==> flow/design.v <==
module baud_generator(
    input logic clk, nrst,
    output logic baud_tick
);
    logic [15:0] counter, divisor, counter_n;
    logic baud_tick_n;
    assign divisor = 16'd1250;
    always_ff @(posedge clk, negedge nrst) begin
        if (~nrst) begin
            counter <= 16'd0;
            baud_tick <= 1'b0;
        end else begin
            counter <= counter_n;
            baud_tick <= baud_tick_n;
        end
    end
    always_comb begin
        if(counter == (divisor - 16'd1)) begin
            counter_n = 16'd0;
            baud_tick_n = 1'b1;
        end else begin
            counter_n = counter + 16'd1;
            baud_tick_n = 1'b0;
        end
    end
endmodule
module receiver_FSM(
    input logic clk, nrst,
    input logic baud_tick, data_i, parity_en_i,
    output logic shift_en, parity_en, frame_en,
    output logic data_ready
);
    logic [2:0] state, nextState;
    logic [3:0] bit_count, nextCount;
    always_ff @(posedge clk, negedge nrst) begin
        if(~nrst) begin
            state <= 3'd0;
            bit_count <= '0;
        end else begin  
            state <= nextState;
            bit_count <= nextCount;
        end
    end
    always_comb begin
        shift_en = 1'b0;
        parity_en = 1'b0;
        frame_en = 1'b0;
        data_ready = 1'b0;
        nextState = state;
        nextCount = bit_count;
        case(state)
            3'd0: begin  
                nextCount = '0;
                if (data_i == 1'b0) begin nextState = 3'd1; end
                else begin nextState = 3'd0; end
            end
            3'd1: begin  
                if (baud_tick == 1'b0) begin
                    nextState = 3'd1;
                end else if (baud_tick == 1'b1 && data_i == 1'b0) begin 
                    nextState = 3'd2; 
                    nextCount = '0;
                end
                else if(baud_tick == 1'b1 && data_i == 1'b1) begin 
                    nextState = 3'd0; 
                end
            end    
            3'd2: begin  
                if (baud_tick == 1'b1 && bit_count == 4'd7 && parity_en_i == 1'b1) begin
                    shift_en = 1'b1;
                    nextState = 3'd3;
                    nextCount = '0;
                end else if (baud_tick == 1'b1 && bit_count < 4'd7) begin
                    shift_en = 1'b1;
                    nextState = 3'd2;
                    nextCount = bit_count + 4'd1;
                end else if (baud_tick == 1'b1 && bit_count == 4'd7 && parity_en_i == 1'b0) begin
                    shift_en = 1'b1;
                    nextState = 3'd4;
                    nextCount = '0;
                end else if (baud_tick == 1'b0) begin
                    nextState = 3'd2;
                end
            end
            3'd3: begin  
                if (baud_tick == 1'b0) begin
                    nextState = 3'd3;
                end else begin
                    parity_en = 1'b1;
                    nextState = 3'd4;
                end
            end
            3'd4: begin  
                if (baud_tick == 1'b0) begin
                    nextState = 3'd4;
                end else begin
                    frame_en = 1'b1;
                    data_ready = 1'b1;
                    nextState = 3'd0;
                end
            end
            default: begin nextState = 3'd0; end
        endcase
    end
endmodule
module receiver_SIPO (
    input logic clk, nrst,
    input logic shift_en, data_i,
    output logic [7:0] sipo_o
);
    logic [7:0] nextSipo_o;
    always_ff @(posedge clk, negedge nrst) begin
        if (~nrst) begin
            sipo_o <= '0;
        end else begin
            sipo_o <= nextSipo_o;
        end
    end
    always_comb begin
        if (shift_en == 1) begin
            nextSipo_o = {data_i, sipo_o[7:1]};
        end else begin
            nextSipo_o = sipo_o;
        end
    end
endmodule
module receiver_frameChecker(
    input logic frame_en, stop_bit,  
    output logic frame_error
);
    always_comb begin
        if (frame_en == 1'b1) begin
            frame_error = (stop_bit != 1'b1);
        end else begin
            frame_error = 1'b0;
        end
    end
endmodule
module receiver_parityChecker(
    input logic [7:0] sipo_i,
    input logic parity_en, parity_bit,  
    output logic parity_error
);
    always_comb begin
        parity_error = 1'b0;
        if(parity_en) begin
            parity_error = ^{sipo_i, parity_bit};
        end
    end
endmodule
module receiver_top(
    input logic hwclk, reset,  
    output logic [20:0] pb,
    output logic [7:0] left, right,
        ss7, ss6, ss5, ss4, ss3, ss2, ss1, ss0,
    output logic red, green, blue,
    output logic [7:0] txdata,
    input logic [7:0] rxdata,
    output logic txclk, rxclk,
    input logic txready, rxready
);
    logic [7:0] SIPOdata_o;
    logic shift_en, parity_en_input, parity_en, frame_en, data_ready;
    logic parity_error, frame_error;
    logic baud_tick;
    logic data_i;
    assign data_i = pb[0];
    assign parity_en_input = pb[18];
    assign left[7:0] = SIPOdata_o;
    assign right[0] = data_ready;
    assign right[1] = parity_error;
    assign right[2] = frame_error;
    assign right [7:3] = 5'b0;
    baud_generator baudgen(
        .clk(hwclk),
        .nrst(reset),
        .baud_tick(baud_tick)
    );
    receiver_FSM recFSM(
        .clk(hwclk),
        .nrst(reset),
        .baud_tick(baud_tick),
        .data_i(data_i),
        .parity_en_i(parity_en_input),
        .shift_en(shift_en),
        .parity_en(parity_en),
        .frame_en(frame_en),
        .data_ready(data_ready)
    );
    receiver_SIPO recSIPO(
        .clk(hwclk),
        .nrst(reset),
        .shift_en(shift_en),
        .data_i(data_i),
        .sipo_o(SIPOdata_o)
    );
    receiver_parityChecker recParity(
        .sipo_i(SIPOdata_o),
        .parity_en(parity_en),
        .parity_bit(data_i),
        .parity_error(parity_error)
    );
    receiver_frameChecker recFrame(
        .frame_en(frame_en),
        .stop_bit(data_i),
        .frame_error(frame_error)
    );
endmodule
# Reports on receiver_top
# Tool output for the design above, in the order of the flow.
# Line numbers count from 1 in the design file above.
# Operators: Yosys type, input widths -> output width; for muxes data width and select width s.
# Library cell names are shortened.
# A cell with - has no value.
dict set report design {
  design {receiver_top}
  clock {hwclk}
  lib {sky130hd}
  corner {tt_025C_1v80}
}

# After elaboration
# Source: Yosys, flattened and elaborated, memories not mapped. Widths are those after wreduce. Registers that Yosys merges into a memory's read port (data or address) are not register bits. Print and check cells do not count. Equal cells are merged and count once.
dict set report word_totals {
  regBits 32
}
dict set report op_classes {
  n_addsub 2
  compare 1
  equal 11
  n_mux 28
  n_logic 2
  reduce_and_logical 11
}
# op count
set ops {}
lappend ops {{$mux 3} 9}
lappend ops {{$mux 4} 5}
lappend ops {{$add 16x1->16 const B} 1}
lappend ops {{$eq 16x11->1 const B} 1}
lappend ops {{$mux 16} 1}
lappend ops {{$pmux 3 s5} 1}
lappend ops {{$pmux 4 s3} 1}
lappend ops {{$mux 1} 11}
lappend ops {{$reduce_xor 9->1} 1}
lappend ops {{$logic_and 1x1->1} 6}
lappend ops {{$eq 3x2->1 const B} 2}
lappend ops {{$ne 5x2->1 const B} 1}
lappend ops {{$add 4x1->4 const B} 1}
lappend ops {{$ne 4x1->1 const B} 1}
lappend ops {{$ne 4x2->1 const B} 1}
lappend ops {{$lt 4x3->1 const B} 1}
lappend ops {{$eq 4x3->1 const B} 1}
lappend ops {{$reduce_and 4->1} 1}
lappend ops {{$eq 3x1->1 const B} 1}
lappend ops {{$eq 3x3->1 const B} 1}
lappend ops {{$logic_not 3->1} 1}
lappend ops {{$reduce_bool 3->1} 1}
lappend ops {{$not 1->1} 2}
lappend ops {{$ne 2x1->1 const B} 1}
lappend ops {{$ne 2x2->1 const B} 1}
lappend ops {{$reduce_and 2->1} 1}

# Depth
# Yosys ltp: most cells in a row. Word level: on the elaborated netlist, between registers, memories and ports. Mapped: between sequential cells and ports; inverters and the memories' decode and read muxes count.
dict set report depth {
  ltp_word 7
  ABC_AREA 1
  depth_mapped 9
  depth_no_buf 8
}

# Mapped cells and area
# Yosys stat after the flow's synthesis: flattened, memories mapped to cells. It holds for the ABC_AREA given above (unset counts as 0); a run with the other value may have another netlist.
# cell count
set types {}
lappend types {buf_4 114}
lappend types {dfrtp_1 19}
lappend types {nor2_1 30}
lappend types {nand2_1 29}
lappend types {inv_1 22}
lappend types {nand3_1 10}
lappend types {nor2_2 7}
lappend types {nand2_2 6}
lappend types {xor2_1 4}
lappend types {ha_1 2}
lappend types {nand4_1 4}
lappend types {xnor2_1 2}
lappend types {nor2_4 1}
lappend types {nand3_2 1}
lappend types {nor3_2 1}
lappend types {inv_2 2}
lappend types {nor3b_1 1}
lappend types {a21oi_1 1}
# Other cell types: 4; their cells: 4.
dict set report mapped {
  mapped_cells 260
  yosys_area_mm2 0.0019394
  ff_cells 19
}

# Worst setup path after synthesis
# Source: OpenSTA report_checks on the synthesized netlist (no wires, ideal clock, input and output delay 20% of the period each), path of least setup slack; recovery checks are left aside. Register names are those of the netlist, which keeps one name where synthesis merged equal registers.
dict set report synth_path {
  path_kind {reg2reg}
  startpoint {reg baudgen.counter[0]}
  endpoint {reg baudgen.counter[12]}
  clock_period_ns 1.57
  setup_time_ns 0.113
  launch_ns 0.000
  t_arrival_ns 1.100
  t_required_ns 1.457
  slack_ns 0.357
  path_delay_ns 1.213
  path_stages 9
  n_path_buf 0
  period_less_setup_slack_ns 1.213
}
# "path_delay_ns" = arrival - input delay + setup time.
# "path_stages" counts driving pins, that of a launching flip-flop among them; a cell with two outputs on the path counts twice.
# "period_less_setup_slack_ns" is the clock period less the worst setup slack; recovery checks do not enter. This is arithmetic on one report: input and output delays are still those of the set period (20% each).
# The rows between start and end are the longest chain of elaborated cells between them; the timing report does not say that the signal goes this way. Where chains are equally long, one stands for them.
# Each line given opens the expression or statement behind the cell; cells for indexed reads and writes are added by Yosys, which also makes memories of some case tables.
dict set report synth_via {
  cell_sequence {dfrtp_1 > ha_1 > nand3_2 > inv_2 > nand2_2 > nor2_1 > nand2_1 > nand2_1 > inv_1}
  elab_chain_len 2
  cone_cells 3
  classes_between {add/sub: 1; eq/ne: 1; mux: 1}
}
# element line
set synth_lines {}
lappend synth_lines {{start, declared} 5} ;# logic [15:0] counter, divisor, counter_n;
lappend synth_lines {{start, assigned} 10} ;# counter <= 16'd0;
lappend synth_lines {{start, assigned} 13} ;# counter <= counter_n;
lappend synth_lines {{$add 16x1->16} 22} ;# counter_n = counter + 16'd1;
lappend synth_lines {{$mux 16} 18} ;# if(counter == (divisor - 16'd1)) begin
lappend synth_lines {{end, assigned} 10}
lappend synth_lines {{end, assigned} 13}
lappend synth_lines {{end, declared} 5}

# Worst path after layout
# Path of least setup slack in the final report of flow run A (OpenROAD, finished layout, wires in). Where an end is a register, its clock arrival counts in the times.
dict set report layout_path {
  path_kind {reg2out}
  startpoint {reg baudgen.baud_tick}
  endpoint {out right[0]}
  clock_period_ns 2.49
  launch_ns 0.25
  t_arrival_ns 1.35
  t_required_ns 1.99
  slack_ns 0.64
  path_stages 5
  n_path_buf 2
}
# The rows between start and end are the longest chain of elaborated cells between them; the timing report does not say that the signal goes this way. Where chains are equally long, one stands for them.
dict set report layout_via {
  cell_sequence {dfrtp_1 > nand2_1 > inv_1 > buf_4 > clkdlybuf4s50_1}
  elab_chain_len 2
  cone_cells 2
  classes_between {mux: 2}
}
# element line
set layout_lines {}
lappend layout_lines {{start, declared} 3} ;# output logic baud_tick
lappend layout_lines {{start, assigned} 11} ;# baud_tick <= 1'b0;
lappend layout_lines {{start, assigned} 14} ;# baud_tick <= baud_tick_n;
lappend layout_lines {{$mux 1} 94} ;# if (baud_tick == 1'b0) begin
lappend layout_lines {{$mux 1} 51} ;# case(state)
lappend layout_lines {{end, declared} 154} ;# output logic [7:0] left, right,
# Some nets on the timed path still bear RTL names; the line given drives or declares the net.
# net line
set layout_named_nets {}
lappend layout_named_nets {data_ready 51}

Appendix: measured runs

Below are 2 stored runs of the flow (Yosys, OpenROAD; platform sky130hd) on receiver_top, each with its settings and what was measured, unordered. Constraints: input delay and output delay 20% of the set period each, output load 0.01 pF.
"achieved_period_ns" means the clock period less the worst setup slack. The figure is calculated, with input and output delays left at 20% of the set period.
By "worst_setup_path_time_ns" is meant the share of the clock period that the worst setup path is allowed (20% is reserved at inputs, 20% at outputs), minus its slack. Clock arrival times at its registers enter into it.
"final_power_mw" rests on the timing tool's default activity at the inputs, not on a simulated workload.

# flow run A
==> flow/run.sh <==
#!/bin/bash
# the make line also repeats the synthesis and layout settings of config.mk as NAME=value (left out here)
make -C /OpenROAD-flow-scripts/flow DESIGN_CONFIG=/design/flow/config.mk WORK_HOME=/design/flow/orfs CLKGATE_MAP_FILE= finish
==> flow/config.mk <==
export PLATFORM = sky130hd
export DESIGN_NAME = receiver_top
export DESIGN_NICKNAME = receiver_top
export VERILOG_FILES = /design/flow/design.v
export SDC_FILE = /design/flow/constraint.sdc
export NUM_CORES = 4
export LEC_CHECK = 0
export ABC_AREA = 1
export CAP_MARGIN = 20
export CORE_ASPECT_RATIO = 1.84
export CORE_MARGIN = 2
export CORE_UTILIZATION = 53
export CTS_CLUSTER_DIAMETER = 229
export GPL_ROUTABILITY_DRIVEN = 0
export GPL_TIMING_DRIVEN = 0
export HOLD_SLACK_MARGIN = 0.09
export PLACE_DENSITY_LB_ADDON = 0.26
export SLEW_MARGIN = 20
export TNS_END_PERCENT = 60
==> flow/constraint.sdc <==
create_clock -name core_clock -period 2.49 [get_ports {hwclk}]
set_input_delay 0.4980 -clock core_clock [delete_from_list [all_inputs] [get_ports {hwclk}]]
set_output_delay 0.4980 -clock core_clock [all_outputs]
set_load 0.01 [all_outputs]

==> flow run A: results <==
fin_hold_ws_ns=0.471
worst_setup_path_time_ns=1.35
worst_path_kind="reg2out"
final_power_mw=0.7462
final_setup_ws_ns=0.638
synth_chip_area_mm2=0.0019394
die_area_mm2=0.0041818
stdcell_area_mm2=0.0024824
achieved_period_ns=1.852

# flow run B
==> flow/run.sh <==
#!/bin/bash
# the make line also repeats the synthesis and layout settings of config.mk as NAME=value (left out here)
make -C /OpenROAD-flow-scripts/flow DESIGN_CONFIG=/design/flow/config.mk WORK_HOME=/design/flow/orfs CLKGATE_MAP_FILE= finish
==> flow/config.mk <==
export PLATFORM = sky130hd
export DESIGN_NAME = receiver_top
export DESIGN_NICKNAME = receiver_top
export VERILOG_FILES = /design/flow/design.v
export SDC_FILE = /design/flow/constraint.sdc
export NUM_CORES = 4
export LEC_CHECK = 0
export CAP_MARGIN = 20
export CELL_PAD_IN_SITES_GLOBAL_PLACEMENT = 2
export CORE_MARGIN = 2
export CORE_UTILIZATION = 67
export CTS_CLUSTER_DIAMETER = 140
export CTS_CLUSTER_SIZE = 70
export GPL_TIMING_DRIVEN = 1
export MIN_ROUTING_LAYER = met2
export PLACE_DENSITY_LB_ADDON = 0.17
export SETUP_SLACK_MARGIN = 0.08
export SLEW_MARGIN = 40
export TNS_END_PERCENT = 50
==> flow/constraint.sdc <==
create_clock -name core_clock -period 0.994 [get_ports {hwclk}]
set_input_delay 0.1988 -clock core_clock [delete_from_list [all_inputs] [get_ports {hwclk}]]
set_output_delay 0.1988 -clock core_clock [all_outputs]
set_load 0.01 [all_outputs]

==> flow run B: results <==
outcome="not finished: placement ended with error FLW-0024"
