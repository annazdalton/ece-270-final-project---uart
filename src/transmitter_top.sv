==> flow/design.v <==
module baud_generator(
    input logic clk, nrst,
    output logic baud_tick
);
    logic [15:0] counter, divisor, counter_n;
    logic baud_tick_n;
    assign divisor = 16'd1250;
    always_ff @(posedge clk, negedge nrst) begin
        if (~nrst) begin
            counter <= 16'd0;
            baud_tick <= 1'b0;
        end else begin
            counter <= counter_n;
            baud_tick <= baud_tick_n;
        end
    end
    always_comb begin
        if(counter == (divisor - 16'd1)) begin
            counter_n = 16'd0;
            baud_tick_n = 1'b1;
        end else begin
            counter_n = counter + 16'd1;
            baud_tick_n = 1'b0;
        end
    end
endmodule
module counter(
    input logic clk, nrst, enable, clear,
    output logic [3:0] count,
    output logic overflow_flag
);
    logic [3:0] nextCount;
    always_ff @(posedge clk, negedge nrst) begin
        if(~nrst) begin
            count <= '0;
        end else begin
            count <= nextCount;
        end
    end
    always_comb begin
        overflow_flag = '0;
        if(clear) begin
            nextCount = '0;
        end else if(enable) begin
            nextCount = count + 4'd1; 
            if(count == 4'd8) begin
                overflow_flag = 1'b1; 
            end else begin
                overflow_flag = 1'b0;
            end
        end else begin
            nextCount = count;
        end
    end
endmodule 
module transmitterMux(
    input logic piso_i, start, stop, parity_i,
    input logic [1:0] select,
    output logic tx_data_o
);
    always_comb begin
        if(select == 2'b00) begin
            tx_data_o = start;
        end else if (select == 2'b01) begin
            tx_data_o = piso_i;
        end else if (select == 2'b10) begin
            tx_data_o = parity_i;
        end else begin  
            tx_data_o = stop; 
        end
    end
endmodule 
module transmitter_FSM(
    input logic clk, nrst, baud_tick, tx_valid, parity_en,
    input logic [3:0] count_data,
    output logic start, stop, count_en, count_clear, shift_en, load,
    output logic [1:0] select
);
    logic [2:0] state, nextState;
    always_ff @(posedge clk, negedge nrst) begin
        if(~nrst) begin
            state <= '0;  
        end else begin
            state <= nextState;
        end
    end
    always_comb begin
        nextState = state;
        count_en = 1'b0;
        count_clear = 1'b0;
        start = 1'b0;
        stop = 1'b1;
        select = 2'b11;
        load = 1'b0;
        shift_en = 1'b0;
        case(state) 
            3'b0: begin 
                select = 2'b11;  
                if(tx_valid) begin
                    nextState = 3'd1;
                end else begin
                    nextState = 3'd0;
                end
            end
            3'd1: begin
                load = 1'b1;
                select = 2'b11;
                nextState = 3'd2;
            end
            3'd2: begin 
                select = 2'b00;  
                if(baud_tick) begin
                    nextState = 3'd3;
                    count_clear = 1'b1;  
                end else begin
                    nextState = 3'd2;
                end
            end
            3'd3: begin 
                select = 2'b01;
                if(baud_tick) begin
                    shift_en = 1'b1;
                    count_en = 1'b1;
                    if(count_data == 4'd7) begin
                        count_en = 1'b0;
                        count_clear = 1'b1;
                        if(parity_en) begin
                            nextState = 3'd4;
                        end else begin
                            nextState = 3'd5;
                        end
                    end else begin
                        nextState = 3'd3;  
                    end
                end
            end
            3'd4: begin 
                select = 2'b10;  
                if(baud_tick) begin
                    nextState = 3'd5;
                end else begin
                    nextState = 3'd4;
                end
            end
            3'd5: begin 
                select = 2'b11;  
                if(baud_tick) begin
                    nextState = 3'd0;
                end else begin
                    nextState = 3'd5;
                end
            end
            default: begin
                nextState = '0; 
            end
        endcase
    end
endmodule
module transmitter_PISO(
    input clk, nrst,
    input logic [7:0] data_i,
    input logic shift_en, load,
    output logic piso_o
);
    logic [7:0] piso_data, nextpiso_data;
    always_ff @(posedge clk, negedge nrst) begin
        if (~nrst) begin
            piso_data <= '0;
        end else begin
            piso_data <= nextpiso_data;
        end
    end
    always_comb begin
        if(load) begin
            nextpiso_data = data_i;
        end else if (shift_en) begin
            nextpiso_data = {1'b0, piso_data[7:1]};
        end else begin
            nextpiso_data = piso_data;
        end
    end
    assign piso_o = piso_data[0];
endmodule 
module transmitter_parityGen(
    input logic [7:0] data_i,
    input logic parity_en,
    output logic parity_bit
);
    always_comb begin
        if (parity_en) begin
            parity_bit = ^ data_i;
        end else begin
            parity_bit = 1'b0;
        end
     end
endmodule
module transmitter_top (
  input  logic hwclk, reset,  
  input  logic [20:0] pb,
  output logic [7:0] left, right,
         ss7, ss6, ss5, ss4, ss3, ss2, ss1, ss0,
  output logic red, green, blue,
  output logic [7:0] txdata,
  input  logic [7:0] rxdata,
  output logic txclk, rxclk,
  input  logic txready, rxready
);
logic [7:0] PISOdata_i;
logic [3:0] count_o;
logic [1:0] mux_select;
logic count_enable, count_clear, count_overflow, piso_o, tx_data_o, mux_stop, mux_start, parity_o, tx_valid, parity_en, shift_en, shift_load, baud_tick;
assign PISOdata_i = pb[7:0];
assign right[0] = tx_data_o;
assign right[1] = parity_en;
assign right[2] = tx_valid;
assign right[3] = baud_tick;
assign tx_valid = pb[19];
assign parity_en = pb[18];
counter count0(
  .clk(hwclk), 
  .nrst(reset), 
  .enable(count_enable), 
  .clear(count_clear), 
  .count(count_o), 
  .overflow_flag()
);
transmitter_FSM trans_FSM(
  .clk(hwclk),
  .nrst(reset),
  .baud_tick(baud_tick),
  .tx_valid(tx_valid),
  .parity_en(parity_en),
  .count_data(count_o),
  .start(mux_start),
  .stop(mux_stop),
  .count_en(count_enable),
  .count_clear(count_clear),
  .shift_en(shift_en),
  .load(shift_load),
  .select(mux_select)
);
transmitter_PISO trans_PISO(
  .clk(hwclk),
  .nrst(reset),
  .data_i(PISOdata_i),
  .shift_en(shift_en),
  .load(shift_load),
  .piso_o(piso_o)
);
transmitter_parityGen trans_parity(
  .data_i(PISOdata_i),
  .parity_en(parity_en),
  .parity_bit(parity_o)
);
transmitterMux trans_mux(
  .piso_i(piso_o),
  .start(mux_start),
  .stop(mux_stop),
  .parity_i(parity_o),
  .select(mux_select),
  .tx_data_o(tx_data_o)
);
baud_generator baud_gen(
  .clk(hwclk),
  .nrst(reset),
  .baud_tick(baud_tick)
);
endmodule
# Tool chain data of transmitter_top
# What the tools print for transmitter_top, step after step.
# Line numbers count from 1 in the design file above.
# Operators carry their Yosys type and port widths (W data, S select, Z words).
# The mark n/a stands for no value.
[design]
top = "transmitter_top"
clock_port = "hwclk"
cell_library = "sky130hd"
corner = "tt_025C_1v80"

# Elaborated design
# Yosys after proc, flatten, opt, wreduce and memory -nomap, before mapping. Memory bits, and registers merged into a memory's read port (data or address), are not among the register bits. Print and check cells are not counted.
[word_totals]
register_bits = 32
in_bits = 33
output_inout_bits = 93
wordCells = 50
[classes]
n_addsub = 2
eq_ne = 10
n_mux = 28
reduce_and_logical = 5
[op_table]
columns = ["operator", "n"]
rows = [
  ["$pmux W3 S6", 1],
  ["$mux W1", 17],
  ["$add A16 B1 Y16 const B", 1],
  ["$eq A16 B11 Y1 const B", 1],
  ["$mux W16", 1],
  ["$mux W8", 2],
  ["$mux W3", 3],
  ["$reduce_xor A8 Y1", 1],
  ["$mux W4", 2],
  ["$eq A3 B2 Y1 const B", 2],
  ["$eq A3 B3 Y1 const B", 2],
  ["$pmux W2 S3", 1],
  ["$reduce_bool A2 Y1", 2],
  ["$add A4 B1 Y4 const B", 1],
  ["$eq A4 B3 Y1 const B", 1],
  ["$eq A3 B1 Y1 const B", 1],
  ["$logic_not A3 Y1", 1],
  ["$eq A2 B1 Y1 const B", 1],
  ["$ne A2 B1 Y1 const B", 1],
  ["$eq A2 B2 Y1 const B", 1],
  ["$logic_not A2 Y1", 1],
  ["$pmux W1 S2", 1],
]

# Longest topological paths
# Yosys ltp: most cells in a row. Word level: on the elaborated netlist, between registers, memories and ports. Mapped: between sequential cells and ports; inverters and the memories' decode and read muxes count.
[depth]
ltp_word = 6
ABC_AREA = 1
ltp_mapped = 12
mapped_depth_nobuf = 11

# Synthesis result
# The flow's flattened synthesis, as Yosys stat reports it; memories are mapped. The netlist is that of the ABC_AREA named above (0 if unset); the other value can give another one.
[mapped]
mapped_cells = 335
area_um2 = 2607.5
seqArea_um2 = 877.1
flip_flops = 35
n_buf = 94
[types]
columns = ["cell_type", "n", "area_total_um2"]
rows = [
  ["sky130_fd_sc_hd__dfrtp_1", 34, 850.816],
  ["sky130_fd_sc_hd__buf_4", 93, 698.17],
  ["sky130_fd_sc_hd__nand2_1", 61, 228.97],
  ["sky130_fd_sc_hd__inv_1", 36, 135.13],
  ["sky130_fd_sc_hd__nor2_1", 22, 82.579],
  ["sky130_fd_sc_hd__nand3_1", 16, 80.077],
  ["sky130_fd_sc_hd__o21ai_0", 13, 65.062],
  ["sky130_fd_sc_hd__xor2_1", 7, 61.309],
  ["sky130_fd_sc_hd__ha_1", 3, 37.536],
  ["sky130_fd_sc_hd__nand4_1", 6, 37.536],
  ["sky130_fd_sc_hd__nor2_4", 3, 33.782],
  ["sky130_fd_sc_hd__dfstp_2", 1, 26.275],
  ["sky130_fd_sc_hd__xnor2_1", 3, 26.275],
  ["sky130_fd_sc_hd__nand2_2", 4, 25.024],
  ["sky130_fd_sc_hd__nor3_1", 5, 25.024],
  ["sky130_fd_sc_hd__o211ai_1", 3, 22.522],
  ["sky130_fd_sc_hd__nor3_2", 2, 20.019],
  ["sky130_fd_sc_hd__inv_2", 5, 18.768],
]
# Not listed: further types 14, cells in them 18.

# Worst setup path after synthesis
# Path of least setup slack by OpenSTA after synthesis, without wires, with an ideal clock, recovery checks aside; 20% of the period is set as input and as output delay. Where synthesis merged equal registers, the netlist keeps one of their names.
[synth_timing]
kind = "input to output"
start = "input port pb[2]"
end = "output port right[0]"
period_ns = 2.2
in_delay_ns = 0.440
out_delay_ns = 0.440
t_first_pin_ns = 0.440
arrival_ns = 1.087
required_ns = 1.760
setup_slack_ns = 0.673
delay_ns = 0.647
stages = 12
path_buffers = 1
synth_period_reached_ns = 1.527
# "delay_ns" is the arrival time less input delay plus setup time.
# At an output port there is no setup time.
# "stages" counts driving pins, that of a launching flip-flop among them; a cell with two outputs on the path counts twice.
# "synth_period_reached_ns" = period - worst setup slack (recovery checks aside). The figure is calculated, with input and output delays left at 20% of the set period.
# The rows between start and end are the longest chain of elaborated cells between them; the timing report does not say that the signal goes this way. Where chains are equally long, one stands for them.
# A line is the first line of the expression or statement that the cell stems from. Yosys adds cells for indexed reads and writes and turns some case tables into memories.
[synth_via]
cell_sequence = "sky130_fd_sc_hd__nand2_1 sky130_fd_sc_hd__inv_1 sky130_fd_sc_hd__nor2_1 sky130_fd_sc_hd__nand2_1 sky130_fd_sc_hd__nand2_1 sky130_fd_sc_hd__inv_1 sky130_fd_sc_hd__nand2_1 sky130_fd_sc_hd__nand3_1 sky130_fd_sc_hd__nand2_1 sky130_fd_sc_hd__nand2_1 sky130_fd_sc_hd__nand2_1 sky130_fd_sc_hd__buf_4"
elab_chain_cells = 5
cone_cells = 5
lines_between = 5
cone_classes = "mux (4); reduce/logical (1)"
[synth_lines]
columns = ["item", "line", "source"]
rows = [
  ["start, declared", 199, "input  logic [20:0] pb,"],
  ["$reduce_xor A8 Y1", 191, "parity_bit = ^ data_i;"],
  ["$mux W1", 190, "if (parity_en) begin"],
  ["$mux W1", 66, "end else if (select == 2'b10) begin"],
  ["$mux W1", 64, "end else if (select == 2'b01) begin"],
  ["$mux W1", 62, "if(select == 2'b00) begin"],
  ["end, declared", 200, "output logic [7:0] left, right,"],
]
# Nets of the timed path that keep an RTL name, with a line that drives or declares them; the list need not be complete.
[synth_named_nets]
columns = ["net", "line"]
rows = [
  ["trans_mux.tx_data_o", 62],
]

# Timing after layout
# Path of least setup slack in the final report of record 1 (OpenROAD, finished layout, wires in). Where an end is a register, its clock arrival counts in the times.
[layout_timing]
kind = "register to register"
start = "register baud_gen.counter[0]"
end = "register baud_gen.counter[14]"
period_ns = 1.37
setup_time_ns = 0.07
t_first_pin_ns = 0.29
arrival_ns = 1.62
required_ns = 1.59
setup_slack_ns = -0.03
stages = 7
path_buffers = 0
# The rows between start and end are the longest chain of elaborated cells between them; the timing report does not say that the signal goes this way. Where chains are equally long, one stands for them.
[layout_via]
cell_sequence = "sky130_fd_sc_hd__dfrtp_2 sky130_fd_sc_hd__ha_2 sky130_fd_sc_hd__nand2_4 sky130_fd_sc_hd__nor3_4 sky130_fd_sc_hd__nand3_2 sky130_fd_sc_hd__nor2_2 sky130_fd_sc_hd__xor2_1"
elab_chain_cells = 2
cone_cells = 3
lines_between = 2
cone_classes = "add/sub (1); eq/ne (1); mux (1)"
[layout_lines]
columns = ["item", "line", "source"]
rows = [
  ["start, declared", 5, "logic [15:0] counter, divisor, counter_n;"],
  ["start, assigned", 10, "counter <= 16'd0;"],
  ["start, assigned", 13, "counter <= counter_n;"],
  ["$add A16 B1 Y16", 22, "counter_n = counter + 16'd1;"],
  ["$mux W16", 18, "if(counter == (divisor - 16'd1)) begin"],
  ["end, assigned", 10, ""],
  ["end, assigned", 13, ""],
  ["end, declared", 5, ""],
]

# Design transmitter_top on sky130hd. What follows are 2 stored runs of the flow, each under its own settings; their order means nothing. The constraints put input and output delay at 20% of the set period each and load the outputs with 0.01 pF.
# "period_reached_ns" = clock period - worst setup slack. The figure is calculated, with input and output delays left at 20% of the set period.
# By "timing.worst_path_ns" is meant the share of the clock period that the worst setup path is allowed (20% is reserved at inputs, 20% at outputs), minus its slack. Clock arrival times at its registers enter into it.
# "fin_power_uw": no workload was simulated; the value follows from the tool's default switching activity.

[[run]]
name = "record 1"
[run.settings]
period_ns = 1.37
CORE_UTILIZATION = 43
SETUP_SLACK_MARGIN = 0.2
PLACE_DENSITY_LB_ADDON = 0.07
CORE_ASPECT_RATIO = 0.58
CELL_PAD_IN_SITES_GLOBAL_PLACEMENT = 2
TNS_END_PERCENT = 5
ABC_AREA = 1
SLEW_MARGIN = 40
MIN_ROUTING_LAYER = "met2"
MAX_ROUTING_LAYER = "met4"
CAP_MARGIN = 20
CORE_MARGIN = 2
[run.results]
final_setup_ws_ns = -0.031
timing.worst_path_ns = 1.40
timing.worst_path_kind = "register to register"
cell_area_final_um2 = 3072.9
yosys.chip_area_um2 = 2607.5
fin_power_uw = 2405
die_area_um2 = 6726.2
tns_setup_ns = -0.095
period_reached_ns = 1.401
layout_utilization_frac = 0.529

[[run]]
name = "record 2"
[run.settings]
period_ns = 0.858
CAP_MARGIN = 20
CORE_MARGIN = 2
CORE_UTILIZATION = 40
SLEW_MARGIN = 20
[run.results]
fin_power_uw = 3327
period_reached_ns = 1.426
timing.worst_path_ns = 1.43
timing.worst_path_kind = "register to register"
final_setup_ws_ns = -0.568
tns_setup_ns = -12.458
die_area_um2 = 6532.7
yosys.chip_area_um2 = 2361.0
layout_utilization_frac = 0.526
cell_area_final_um2 = 2949.1
